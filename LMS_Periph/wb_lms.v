==> flow/design.v <==
module LMS (
    input Clk,
    input Rst,
    input mode_train,                  
    input signed [15:0] x_in,         
    input signed [15:0] d_in,         
    output signed [15:0] y_out,       
    output signed [15:0] err,         
    output signed [15:0] w0, w1, w2, w3  
);
    parameter signed [15:0] gamma = 16'b0000100000000000;  
    reg signed [15:0] wn[0:3];  
    reg signed [15:0] x[0:3];   
    reg signed [15:0] err_reg;
    always @(posedge Clk or posedge Rst) begin
        if (Rst) begin
            x[0]<=16'sd0; x[1]<=16'sd0; x[2]<=16'sd0; x[3]<=16'sd0;
        end else begin
            x[3]<=x[2];
            x[2]<=x[1];
            x[1]<=x[0];
            x[0]<=x_in;
        end
    end
    wire signed [31:0] y_acc = $signed(wn[0])*x[0] +
                               $signed(wn[1])*x[1] +
                               $signed(wn[2])*x[2] +
                               $signed(wn[3])*x[3];
    assign y_out = y_acc[27:12];
    always @(posedge Clk or posedge Rst) begin
        if (Rst)
            err_reg <= 16'sd0;
        else if (mode_train)
            err_reg <= d_in - y_out;
        else
            err_reg <= 16'sd0;
    end
    assign err = err_reg;
    wire signed [31:0] p0 = $signed(err_reg) * x[0];
    wire signed [31:0] p1 = $signed(err_reg) * x[1];
    wire signed [31:0] p2 = $signed(err_reg) * x[2];
    wire signed [31:0] p3 = $signed(err_reg) * x[3];
    wire signed [15:0] p0_q = p0[27:12];
    wire signed [15:0] p1_q = p1[27:12];
    wire signed [15:0] p2_q = p2[27:12];
    wire signed [15:0] p3_q = p3[27:12];
    wire signed [31:0] m0_long = $signed(gamma) * $signed(p0_q);
    wire signed [31:0] m1_long = $signed(gamma) * $signed(p1_q);
    wire signed [31:0] m2_long = $signed(gamma) * $signed(p2_q);
    wire signed [31:0] m3_long = $signed(gamma) * $signed(p3_q);
    wire signed [15:0] m0 = m0_long[27:12];
    wire signed [15:0] m1 = m1_long[27:12];
    wire signed [15:0] m2 = m2_long[27:12];
    wire signed [15:0] m3 = m3_long[27:12];
    wire signed [15:0] wn_u0 = wn[0] + m0;
    wire signed [15:0] wn_u1 = wn[1] + m1;
    wire signed [15:0] wn_u2 = wn[2] + m2;
    wire signed [15:0] wn_u3 = wn[3] + m3;
    always @(posedge Clk or posedge Rst) begin
        if (Rst)
            {wn[0],wn[1],wn[2],wn[3]} <= 64'sd0;
        else if (mode_train)
            {wn[0],wn[1],wn[2],wn[3]} <= {wn_u0,wn_u1,wn_u2,wn_u3};
    end
    assign w0=wn[0];
    assign w1=wn[1];
    assign w2=wn[2];
    assign w3=wn[3];
endmodule
module wb_lms (
    input  wire        Clk,
    input  wire        Rst,
    input  wire        wb_cyc_i,
    input  wire        wb_stb_i,
    input  wire        wb_we_i,
    input  wire [31:0] wb_adr_i,
    input  wire [15:0] wb_dat_i,
    output reg  [15:0] wb_dat_o,
    output reg         wb_ack_o,
    output reg         irq_o
);
    reg signed [15:0] x_in_reg, d_in_reg;
    reg mode_train_reg;
    wire signed [15:0] y_out, err, w0, w1, w2, w3;
    LMS dut (
        .Clk(Clk),
        .Rst(Rst),
        .mode_train(mode_train_reg),
        .x_in(x_in_reg),
        .d_in(d_in_reg),
        .y_out(y_out),
        .err(err),
        .w0(w0),
        .w1(w1),
        .w2(w2),
        .w3(w3)
    );
    always @(posedge Clk or posedge Rst) begin
        if (Rst) begin
            wb_ack_o       <= 0;
            wb_dat_o       <= 0;
            irq_o          <= 0;
            x_in_reg       <= 0;
            d_in_reg       <= 0;
            mode_train_reg <= 0;
        end else begin
            wb_ack_o <= 0;
            irq_o    <= 0;
            if (wb_cyc_i && wb_stb_i && !wb_ack_o) begin
                wb_ack_o <= 1;
                if (wb_we_i) begin
                    case (wb_adr_i[5:2])
                        4'h0: x_in_reg       <= wb_dat_i;
                        4'h1: d_in_reg       <= wb_dat_i;
                        4'h2: mode_train_reg <= wb_dat_i[0];  
                    endcase
                    irq_o <= 1;  
                end else begin
                    case (wb_adr_i[5:2])
                        4'h3: wb_dat_o <= y_out;
                        4'h4: wb_dat_o <= err;
                        4'h5: wb_dat_o <= w0;
                        4'h6: wb_dat_o <= w1;
                        4'h7: wb_dat_o <= w2;
                        4'h8: wb_dat_o <= w3;
                        default: wb_dat_o <= 16'd0;
                    endcase
                end
            end
        end
    end
endmodule
======== Tool chain data of wb_lms ========
The steps from the RTL of wb_lms to its reports follow in flow order.
Lines are those of the file above, counted from 1.
Library cell names are shortened.
The mark - stands for no value.
design
  top module .............................. wb_lms
  clock input ............................. Clk
  standard-cell library ................... sky130hd
  timing corner ........................... tt_025C_1v80

======== Elaborated design ========
Source: Yosys, flattened and elaborated. Widths are those after wreduce. Registers that Yosys merges into a memory's read port (data or address) are not register bits. Print and check cells do not count. Equal cells are merged and count once.
bit counts
  output and inout port bits .............. 18
  bits in registers ....................... 195
  elaborated cells ........................ 53
  input port bits ......................... 53
operators by class
  eq/ne operators ......................... 8
  bitwise gates (word level) .............. 1
  reduce/logical cells .................... 8
  add/subtract/negate cells ............... 8
  multiplexer cells ....................... 5
  multipliers ............................. 8
operators by type and width
  cell                                                  number
  multiplier 16 x 16 -> 28 bit                          8
  case mux 16 bit (select 6 bit)                        1
  adder 28 bit                                          3
  adder 16 x 15 -> 16 bit                               4
  subtractor 16 bit                                     1
  equality test 4 x 3 -> 1 bit (second input constant)  4
  2-to-1 mux 16 bit                                     1
  AND reduction 3 bit                                   3
  equality test 4 x 2 -> 1 bit (second input constant)  2
  equality test 4 x 1 -> 1 bit (second input constant)  1
  equality test 4 bit (second input constant)           1
  zero test 4 bit                                       1
  2-to-1 mux 1 bit                                      3
  logical AND 1 bit                                     2
  AND reduction 2 bit                                   1
  inverter 1 bit                                        1
  zero test 1 bit                                       1

======== Longest topological paths ========
Depth = most cells in a row (Yosys ltp): at word level without a register or memory, in the mapped netlist without a sequential cell, where the memories' decode and read muxes count.
logic depth
  depth in word-level cells ............... 6
  ABC_AREA ................................ 0
  depth in mapped cells ................... 41
  depth with buffers taken out ............ 40

======== After synthesis ========
The flow's flattened synthesis, as Yosys stat reports it; memories are mapped. The netlist is that of the ABC_AREA named above (0 if unset); the other value can give another one.
cells by type
  cell      number  area in all (µm²)
  fa_1      1983    3.97E+04
  inv_1     2126    7.98E+03
  ha_1      605     7569.76
  and2_1    932     5.83E+03
  dfrtp_1   195     4879.68
  nand2_1   1012    3.8E+03
  xnor2_1   232     2.03E+03
  clkbuf_1  373     1.4E+03
  mux2_2    89      1E+03
  nand2b_1  102     638.112
  a21oi_1   93      465.446
  nor2_1    124     465.446
  xor2_1    50      437.92
  o21ai_0   62      310.298
  a21o_1    33      247.738
  o21a_1    26      195.187
  nor3_1    37      185.178
  o21bai_1  18      135.13
Not listed: further types 59, cells in them 237.
synthesis totals
  cells in the netlist .................... 8329
  synthesis area .......................... 79129.6 µm²
  area of sequential cells ................ 4879.7 µm²
  buffers ................................. 385
  flip-flops .............................. 195
The figures by module come from a second, unflattened synthesis with its own total; it is not the netlist above.
unflattened totals
  cell total of the unflattened synthesis .. 8473
  area (unflattened synthesis) ............ 79864.1 µm²
Each row is one instance without its submodules.
modules
  module  times used  sequential area (µm²)  area (µm²)  cells
  LMS     1           3603.5                 77080.2     8242
  wb_lms  1           1276.2                 2783.9      231

======== Timing after synthesis ========
Source: OpenSTA report_checks on the synthesized netlist (no wires, ideal clock, input and output delay 20% of the period each), path of least setup slack; recovery checks are left aside. Register names are those of the netlist, which keeps one name where synthesis merged equal registers.
timing path after synthesis
  path kind ............................... register -> register
  start point ............................. register dut.wn[3][5]
  end point ............................... register dut.err_reg[15]
  clock period ............................ 8.57 ns
  stages .................................. 40
  path slack .............................. -0.677 ns
  time at the first pin ................... 0.000 ns
  data arrival time ....................... 9.175 ns
  data required time ...................... 8.498 ns
  buffers on the path ..................... 1
  delay of the path ....................... 9.247 ns
  library setup time ...................... 0.072 ns
  synthesis period reached ................ 9.247 ns
"delay of the path" = arrival - input delay + setup time.
"stages": output pins that drive a net of the path, with the launching flip-flop's if there is one; two outputs of one cell count as two.
"synthesis period reached" = period - worst setup slack (recovery checks aside). The figure is calculated, with input and output delays left at 20% of the set period.
Between the ends stands the longest chain of elaborated cells between them, by number of cells; it is not shown to be the way that was timed. Of several equally long chains one is given.
A line is the first line of the expression or statement that the cell stems from. Yosys adds cells for indexed reads and writes and turns some case tables into memories.
A register here has more assigning lines than the two given.
on the way, after synthesis
  cells stage by stage .................... dfrtp_1 -> clkbuf_1 -> and2_1 -> fa_1 -> inv_1 -> fa_1 -> inv_1 -> fa_1 -> inv_1 -> fa_1 -> fa_1 -> fa_1 -> inv_1 -> fa_1 -> fa_1 -> fa_1 -> inv_1 -> fa_1 -> [4 not listed] -> o21ai_0 -> nor2_1 -> o21a_1 -> nor2_1 -> xnor2_1 -> inv_1 -> ha_1 -> nor2b_1 -> o21a_1 -> o21ai_0 -> a211oi_1 -> nor2_1 -> a21oi_1 -> nand4_1 -> nand4b_1 -> a21oi_1 -> xnor3_1 -> nor2_1
  length of the longest elaborated chain .. 4
  elaborated cells on any way between the ends .. 4
  RTL lines with such cells ............... 4
  those cells by class .................... 2 x add/sub; 1 x mul; 1 x mux
RTL lines, path after synthesis
  what                          line  text
  start, declared               12    reg signed [15:0] wn[0:3];
  multiplier 16 x 16 -> 28 bit  28    $signed(wn[3])*x[3];
  adder 28 bit                  25    wire signed [31:0] y_acc = $signed(wn[0])*x[0] +
  subtractor 16 bit             34    err_reg <= d_in - y_out;
  2-to-1 mux 16 bit             33    else if (mode_train)
  end, assigned                 32    err_reg <= 16'sd0;
  end, assigned                 34
  end, declared                 14    reg signed [15:0] err_reg;

======== Worst path after layout ========
Path of least setup slack in the final report of record 2 (OpenROAD, finished layout, wires in). Where an end is a register, its clock arrival counts in the times.
timing path after layout
  path kind ............................... register -> register
  start point ............................. register dut.wn[1][15]
  end point ............................... register dut.err_reg[15]
  clock period ............................ 11.4 ns
  path slack .............................. 1.95 ns
  library setup time ...................... 0.14 ns
  time at the first pin ................... 0.53 ns
  stages .................................. 36
  data arrival time ....................... 9.85 ns
  data required time ...................... 11.79 ns
  buffers on the path ..................... 1
Between the ends stands the longest chain of elaborated cells between them, by number of cells; it is not shown to be the way that was timed. Of several equally long chains one is given.
A register here has more assigning lines than the two given.
on the way, after layout
  cells stage by stage .................... dfrtp_4 -> nand2_1 -> buf_4 -> fa_1 -> inv_1 -> fa_1 -> inv_1 -> fa_1 -> inv_1 -> fa_1 -> fa_1 -> fa_1 -> fa_1 -> fa_1 -> fa_1 -> inv_1 -> fa_1 -> inv_1 -> ha_1 -> nand3_1 -> nor2_1 -> a211o_4 -> o21a_4 -> o21ai_2 -> nand2b_1 -> xnor2_2 -> ha_4 -> nand3_2 -> a211oi_4 -> nor2_4 -> a21oi_2 -> nand4_1 -> nand4b_1 -> a21oi_2 -> xnor3_1 -> nor2_1
  length of the longest elaborated chain .. 6
  elaborated cells on any way between the ends .. 6
  RTL lines with such cells ............... 4
  those cells by class .................... 4 x add/sub; 1 x mul; 1 x mux
RTL lines, path after layout
  what                          line  text
  start, declared               12    reg signed [15:0] wn[0:3];
  multiplier 16 x 16 -> 28 bit  26    $signed(wn[1])*x[1] +
  adder 28 bit (3 in a row)     25    wire signed [31:0] y_acc = $signed(wn[0])*x[0] +
  subtractor 16 bit             34    err_reg <= d_in - y_out;
  2-to-1 mux 16 bit             33    else if (mode_train)
  end, assigned                 32    err_reg <= 16'sd0;
  end, assigned                 34
  end, declared                 14    reg signed [15:0] err_reg;

Add stored flow runs of wb_lms

Record of 2 stored runs of the RTL-to-layout flow on wb_lms, platform sky130hd. The runs are unordered. Constraints: input delay and output delay 20% of the set period each, output load 0.01 pF.
"achieved clock period (ns)" = clock period - worst setup slack. The figure is calculated, with input and output delays left at 20% of the set period.
"worst setup path time (ns)" = time allowed to the worst setup path (clock period - input delay - output delay, where it has them) - its slack; a late launch clock adds to it, a late capture clock takes from it.

Flow files of record 1
==> flow/run.sh <==
#!/bin/bash
# the make line also repeats the synthesis and layout settings of config.mk as NAME=value (left out here)
make -C /OpenROAD-flow-scripts/flow DESIGN_CONFIG=/design/flow/config.mk WORK_HOME=/design/flow/orfs CLKGATE_MAP_FILE= finish
==> flow/config.mk <==
export PLATFORM = sky130hd
export DESIGN_NAME = wb_lms
export DESIGN_NICKNAME = wb_lms
export VERILOG_FILES = /design/flow/design.v
export SDC_FILE = /design/flow/constraint.sdc
export NUM_CORES = 4
export LEC_CHECK = 0
export ABC_AREA = 0
export CAP_MARGIN = 20
export CELL_PAD_IN_SITES_DETAIL_PLACEMENT = 2
export CORE_MARGIN = 6
export CORE_UTILIZATION = 51
export MIN_ROUTING_LAYER = met2
export PLACE_DENSITY_LB_ADDON = 0.04
export SETUP_SLACK_MARGIN = 2.78
export SLEW_MARGIN = 20
==> flow/constraint.sdc <==
create_clock -name core_clock -period 9.47 [get_ports {Clk}]
set_input_delay 1.8940 -clock core_clock [delete_from_list [all_inputs] [get_ports {Clk}]]
set_output_delay 1.8940 -clock core_clock [all_outputs]
set_load 0.01 [all_outputs]

report of record 1: did not finish, place, DPL-0033

Flow files of record 2
==> flow/run.sh <==
#!/bin/bash
# the make line also repeats the synthesis and layout settings of config.mk as NAME=value (left out here)
make -C /OpenROAD-flow-scripts/flow DESIGN_CONFIG=/design/flow/config.mk WORK_HOME=/design/flow/orfs CLKGATE_MAP_FILE= finish
==> flow/config.mk <==
export PLATFORM = sky130hd
export DESIGN_NAME = wb_lms
export DESIGN_NICKNAME = wb_lms
export VERILOG_FILES = /design/flow/design.v
export SDC_FILE = /design/flow/constraint.sdc
export NUM_CORES = 4
export LEC_CHECK = 0
export CAP_MARGIN = 20
export CORE_MARGIN = 2
export CORE_UTILIZATION = 40
export SETUP_SLACK_MARGIN = 2.02
export SLEW_MARGIN = 20
==> flow/constraint.sdc <==
create_clock -name core_clock -period 11.4 [get_ports {Clk}]
set_input_delay 2.2800 -clock core_clock [delete_from_list [all_inputs] [get_ports {Clk}]]
set_output_delay 2.2800 -clock core_clock [all_outputs]
set_load 0.01 [all_outputs]

report of record 2
yosys chip area after synthesis (um^2): 79129.6
finish__design__die__area: 201399.0
finish__design__instance__area__stdcell: 85379.4
finish__design__instance__utilization: 0.4334
finish__timing__setup__ws: 1.946
finish__timing__setup__tns: 0.000
finish__timing__hold__ws: 0.370
achieved clock period (ns): 9.454
worst setup path time (ns): 9.45
worst setup path kind: register -> register
